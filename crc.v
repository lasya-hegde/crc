==> flow/design.v <==
`timescale 1ns / 1ps
module crc #(parameter m=5,n=14)(
    input clk,                   
    input reset,                 
    input start,                 
    input [n-1:0] data_in, 
    input [m-1:0] G,         
    output reg error,    
    output reg done    ,
    output wire [1:0] new          
    );   
localparam [2:0] s0  = 3'b000,   
                 s1  = 3'b001,   
                 s2  = 3'b010,   
                 s3  = 3'b011,
                 s4  = 3'b100,
                 s5  = 3'b101,
                 s6  = 3'b110;   
reg [2:0] current_state, next_state;
reg [m:0] x_cur, x_next;
reg [(n-m-1):0] y_cur, y_next;
reg [n-1:0] R_cur, R_next;
reg [(n-m):0] count_cur, count_next;
assign new = { done,error};
always @(posedge clk)
begin
    if(reset)
    begin
        current_state<=s0;
        x_cur<=x_next;
        y_cur<=y_next;
        R_cur<=0;
        count_cur<=0;
    end
    else 
    begin
        current_state<=next_state;
        x_cur<=x_next;
        y_cur<=y_next;
        R_cur<=R_next;
        count_cur<=count_next;
    end
end
always @*
begin
    case (current_state)
            s0: begin
                    if(start)
                    begin
                        if(data_in[(n-1)-:1]==0)
                        begin
                            next_state=s1;
                            count_next=count_cur;
                            error=0;
                            R_next=R_cur;
                            x_next={1'b0,data_in[ (n-2) -: (m-1)],1'b0};
                            y_next={data_in[(n-m-2):0],1'b0};
                            done=0;
                        end
                        else
                        begin
                            next_state=s1;
                            count_next=count_cur;
                            error=0;
                            R_next=R_cur;
                            x_next={1'b0,data_in[ (n-1) -: m]};
                            y_next=data_in[(n-m-1):0];
                            done=0;
                        end
                    end
                    else
                    begin
                        error=0;
                        count_next=0;
                        next_state=s0;
                        R_next=R_cur;
                        x_next=x_cur;
                        y_next=y_cur;
                        done=0;
                    end
                end
            s1:begin
                 error=0;
                 R_next=R_cur;
                 x_next=x_cur;
                 y_next=y_cur;
                 done=0;
                 if(count_cur<(n-m+1))
                 begin
                    next_state=s2;
                    count_next=count_cur+1;
                 end
                 else
                 begin
                    next_state=s3;
                    count_next=count_cur;
                 end
               end
            s2:begin
                 error=0;
                 R_next=R_cur;
                 x_next=x_cur;
                 y_next=y_cur;
                 count_next=count_cur;
                 done=0;
                 if(count_cur==1)
                 begin
                    next_state=s4;
                 end
                 else
                 begin
                    if(x_cur>=G)
                    begin
                        next_state=s4;
                    end
                    else
                    begin
                        next_state=s5;
                    end
                 end
               end
            s3:begin
                 next_state=s0;
                 count_next=0;
                 R_next=R_cur;
                 x_next=x_cur;
                 y_next=y_cur;
                 done=1;
                 if(R_cur==0)
                 begin
                    error=0;
                 end
                 else
                 begin
                    error=1;
                 end
               end
            s4:begin
                 error=0;
                 count_next=count_cur;
                 R_next = ( G ^ x_cur)<<1;
                 next_state=s6;
                 x_next=x_cur;
                 y_next=y_cur;
                 done=0;
               end
            s5:begin
                 error=0;
                 count_next=count_cur;
                 R_next=x_cur<<1;
                 next_state=s6;
                 x_next=x_cur;
                 y_next=y_cur;
                 done=0;
               end
            s6:begin
                 error=0;
                 count_next=count_cur;
                 next_state=s1;
                 R_next=R_cur;
                 x_next=R_cur[m:0]+y_cur[(n-m-1)];            
                 y_next=y_cur<<1;
                 done=0;
               end
       default:begin
                error=0;
                count_next=0;
                next_state=s0;
                R_next=R_cur;
                x_next=x_cur;
                y_next=y_cur;
                done=0;
               end
    endcase
end
endmodule
Step by step through the tools: crc
Tool output for the design above, in the order of the flow.
Line numbers count from 1 in the design file above.
Cell names lack the library's common part.
The mark n/a stands for no value.
Set-up
  design top: crc
  clock: clk
  library: sky130hd
  library corner: tt_025C_1v80

Word level
Yosys after proc, flatten, opt, wreduce and memory -nomap, before mapping. Memory bits, and registers merged into a memory's read port (data or address), are not among the register bits. Print and check cells are not counted.
Word-level totals
  register bits: 42
  memories: 0
  RAM bits: 0
  output and inout port bits: 4
  bits in latches: 0
  bits in read-only memories: 0
  clocked read ports x word width: 0
Cells by class
  bitwise logic cells: 2
  order comparisons: 2
  shift-type cells: 0
  reduce/logical cells: 8
  $mul: 0
  multiplexer cells: 18
  divide/modulo/power cells: 0
  $add $sub $neg: 2
  equal/unequal tests: 10
Operator list (number)
  case mux 10 bit (select 3 bit): 1
  case mux 14 bit (select 2 bit): 1
  two-way mux 10 bit: 2
  case mux 9 bit (select 2 bit): 1
  two-way mux 9 bit: 2
  case mux 3 bit (select 5 bit): 1
  zero test 14 bit: 1
  case mux 6 bit (select 2 bit): 1
  adder 10 x 1 -> 10 bit (second input constant): 1
  equality test 10 x 1 -> 1 bit (second input constant): 1
  < comparator 10 x 4 -> 1 bit (second input constant): 1
  equality test 3 bit (second input constant): 3
  two-way mux 1 bit: 7
  inequality test 2 bit (second input constant): 3
  equality test 3 x 2 -> 1 bit (second input constant): 2
  XOR 5 x 6 -> 6 bit: 1
  adder 6 x 1 -> 6 bit: 1
  greater-or-equal comparator 6 x 5 -> 1 bit: 1
  two-way mux 6 bit: 1
  two-way mux 5 bit: 1
  nonzero test 2 bit: 2
  OR reduction 4 bit: 1
  equality test 3 x 1 -> 1 bit (second input constant): 1
  zero test 3 bit: 1
  AND reduction 3 bit: 1
  AND reduction 2 bit: 1
  OR reduction 2 bit: 1
  inverter 1 bit: 1

Depth
Longest topological path by Yosys (ltp), each cell counted once; first at word level (registers and memories cut), then after technology mapping (sequential cells cut; the memories' decode and read muxes count).
Logic depth
  word-level depth: 4
  ABC_AREA: 0
  mapped depth: 7

Synthesis result
Source: synth_stat.txt of the flow (Yosys; design flattened, memories mapped). It holds for the ABC_AREA given above (unset counts as 0); a run with the other value may have another netlist.
Synthesis totals
  buffers: 12
  sequential part of the area: 910.9 um^2
  cells in the netlist: 187
  flip-flop cells: 38
  chip area (Yosys): 1818.0 um^2
Cell types (number)
  dfxtp_1: 23
  edfxtp_1: 15
  mux2i_1: 11
  nor2_1: 25
  ha_1: 7
  o21ai_0: 17
  nand2_1: 18
  a211oi_1: 6
  a21oi_1: 9
  clkbuf_1: 9
  inv_1: 8
  o41ai_4: 1
  and2_1: 4
  a41oi_1: 2
  and3b_1: 2
  buf_4: 2
  nand3_1: 3
  a31oi_1: 2
Other cell types: 22; their cells: 23.

Path before layout
Path of least setup slack by OpenSTA after synthesis, without wires, with an ideal clock, recovery checks aside; 20% of the period is set as input and as output delay. Where synthesis merged equal registers, the netlist keeps one of their names.
Path after synthesis
  kind: reg2out
  from: reg R_cur[6]
  to: out new[0]
  path slack: 1.690 ns
  required time: 2.920 ns
  stages on the path: 4
  launch time at the first pin: 0.000 ns
  path delay: 1.230 ns
  data arrival time: 1.230 ns
  path buffers: 1
  clock period: 3.65 ns
  output delay: 0.730 ns
  synthesis period reached: 1.96 ns
"path delay" is the arrival time less input delay plus setup time.
At an output port there is no setup time.
"stages on the path" counts driving pins, that of a launching flip-flop among them; a cell with two outputs on the path counts twice.
"synthesis period reached" is the clock period less the worst setup slack; recovery checks do not enter. This is arithmetic on one report: input and output delays are still those of the set period (20% each).
Between the ends stands the longest chain of elaborated cells between them, by number of cells; it is not shown to be the way that was timed. Of several equally long chains one is given.
Each line given opens the expression or statement behind the cell; cells for indexed reads and writes are added by Yosys, which also makes memories of some case tables.
Between the ends, after synthesis
  cells stage by stage: dfxtp_1 -> or4_1 -> o31a_1 -> buf_4
  length of the longest elaborated chain: 3
RTL lines, path after synthesis
  start: declaration: RTL line 22  | reg [n-1:0] R_cur, R_next;
  start: assignment: RTL line 32  | R_cur<=0;
  start: assignment: RTL line 40  | R_cur<=R_next;
  zero test 14 bit: RTL line 129  | if(R_cur==0)
  two-way mux 1 bit: RTL line 129
  two-way mux 1 bit: RTL line 46  | case (current_state)
  end: declaration: RTL line 10  | output wire [1:0] new

Worst path after layout
From the final timing report of run A: the path of least setup slack in the routed layout; clock arrival at registers is part of the times.
Path post-layout
  kind: reg2out
  from: reg R_cur[6]
  to: out error
  clock period: 1.85 ns
  path slack: -0.03 ns
  launch time at the first pin: 0.28 ns
  required time: 1.48 ns
  data arrival time: 1.51 ns
  path buffers: 1
  stages on the path: 4
  output delay: 0.37 ns
Between the ends stands the longest chain of elaborated cells between them, by number of cells; it is not shown to be the way that was timed. Of several equally long chains one is given.
Between the ends, post-layout
  cells stage by stage: dfxtp_1 -> or4_1 -> o31a_1 -> buf_2
  length of the longest elaborated chain: 3
RTL lines, path post-layout
  start: declaration: RTL line 22  | reg [n-1:0] R_cur, R_next;
  start: assignment: RTL line 32  | R_cur<=0;
  start: assignment: RTL line 40  | R_cur<=R_next;
  zero test 14 bit: RTL line 129  | if(R_cur==0)
  two-way mux 1 bit: RTL line 129
  two-way mux 1 bit: RTL line 46  | case (current_state)
  end: declaration: RTL line 8  | output reg error,

## Implementation results

Design crc on sky130hd. What follows are 2 stored runs of the flow, each under its own settings; their order means nothing. The constraints put input and output delay at 20% of the set period each and load the outputs with 0.01 pF.
"achieved clock period (ns)" is the run's clock period less its worst setup slack. It is reckoned from that one timing run; input and output delays stay at 20% of the period that was set.
"worst setup path time (ns)": the worst setup path's part of the clock period (all of it between registers, 20% less for each end at a port) less its slack. A launch clock that arrives late makes it longer, a capture clock that arrives late makes it shorter.

Flow files of run A
==> flow/run.sh <==
#!/bin/bash
# the make line also repeats the synthesis and layout settings of config.mk as NAME=value (left out here)
make -C /OpenROAD-flow-scripts/flow DESIGN_CONFIG=/design/flow/config.mk WORK_HOME=/design/flow/orfs CLKGATE_MAP_FILE= finish
==> flow/config.mk <==
export PLATFORM = sky130hd
export DESIGN_NAME = crc
export DESIGN_NICKNAME = crc
export VERILOG_FILES = /design/flow/design.v
export SDC_FILE = /design/flow/constraint.sdc
export NUM_CORES = 4
export LEC_CHECK = 0
export CAP_MARGIN = 20
export CORE_MARGIN = 2
export CORE_UTILIZATION = 40
export SETUP_SLACK_MARGIN = 0.49
export SLEW_MARGIN = 20
==> flow/constraint.sdc <==
create_clock -name core_clock -period 1.85 [get_ports {clk}]
set_input_delay 0.3700 -clock core_clock [delete_from_list [all_inputs] [get_ports {clk}]]
set_output_delay 0.3700 -clock core_clock [all_outputs]
set_load 0.01 [all_outputs]

report of run A
yosys chip area after synthesis (um^2): 1818.0
finish__design__die__area: 5100.1
finish__design__instance__utilization: 0.5767
finish__timing__setup__ws: -0.029
finish__timing__setup__tns: -0.055
finish__timing__hold__ws: 0.459
achieved clock period (ns): 1.879
worst setup path time (ns): 1.51
worst setup path kind: reg2out

Flow files of run B
==> flow/run.sh <==
#!/bin/bash
# the make line also repeats the synthesis and layout settings of config.mk as NAME=value (left out here)
make -C /OpenROAD-flow-scripts/flow DESIGN_CONFIG=/design/flow/config.mk WORK_HOME=/design/flow/orfs CLKGATE_MAP_FILE= finish
==> flow/config.mk <==
export PLATFORM = sky130hd
export DESIGN_NAME = crc
export DESIGN_NICKNAME = crc
export VERILOG_FILES = /design/flow/design.v
export SDC_FILE = /design/flow/constraint.sdc
export NUM_CORES = 4
export LEC_CHECK = 0
export CAP_MARGIN = 0
export CELL_PAD_IN_SITES_GLOBAL_PLACEMENT = 3
export CORE_ASPECT_RATIO = 0.59
export CORE_MARGIN = 2
export CORE_UTILIZATION = 22
export CTS_CLUSTER_DIAMETER = 115
export CTS_CLUSTER_SIZE = 97
export MAX_ROUTING_LAYER = met4
export MIN_ROUTING_LAYER = met1
export PLACE_DENSITY_LB_ADDON = 0.28
export SLEW_MARGIN = 20
export TNS_END_PERCENT = 25
==> flow/constraint.sdc <==
create_clock -name core_clock -period 1.5 [get_ports {clk}]
set_input_delay 0.3000 -clock core_clock [delete_from_list [all_inputs] [get_ports {clk}]]
set_output_delay 0.3000 -clock core_clock [all_outputs]
set_load 0.01 [all_outputs]

report of run B
yosys chip area after synthesis (um^2): 1818.0
finish__design__die__area: 9032.1
finish__design__instance__utilization: 0.3189
finish__timing__setup__ws: -0.356
finish__timing__setup__tns: -2.500
finish__timing__hold__ws: 0.456
achieved clock period (ns): 1.856
worst setup path time (ns): 1.56
worst setup path kind: reg2out
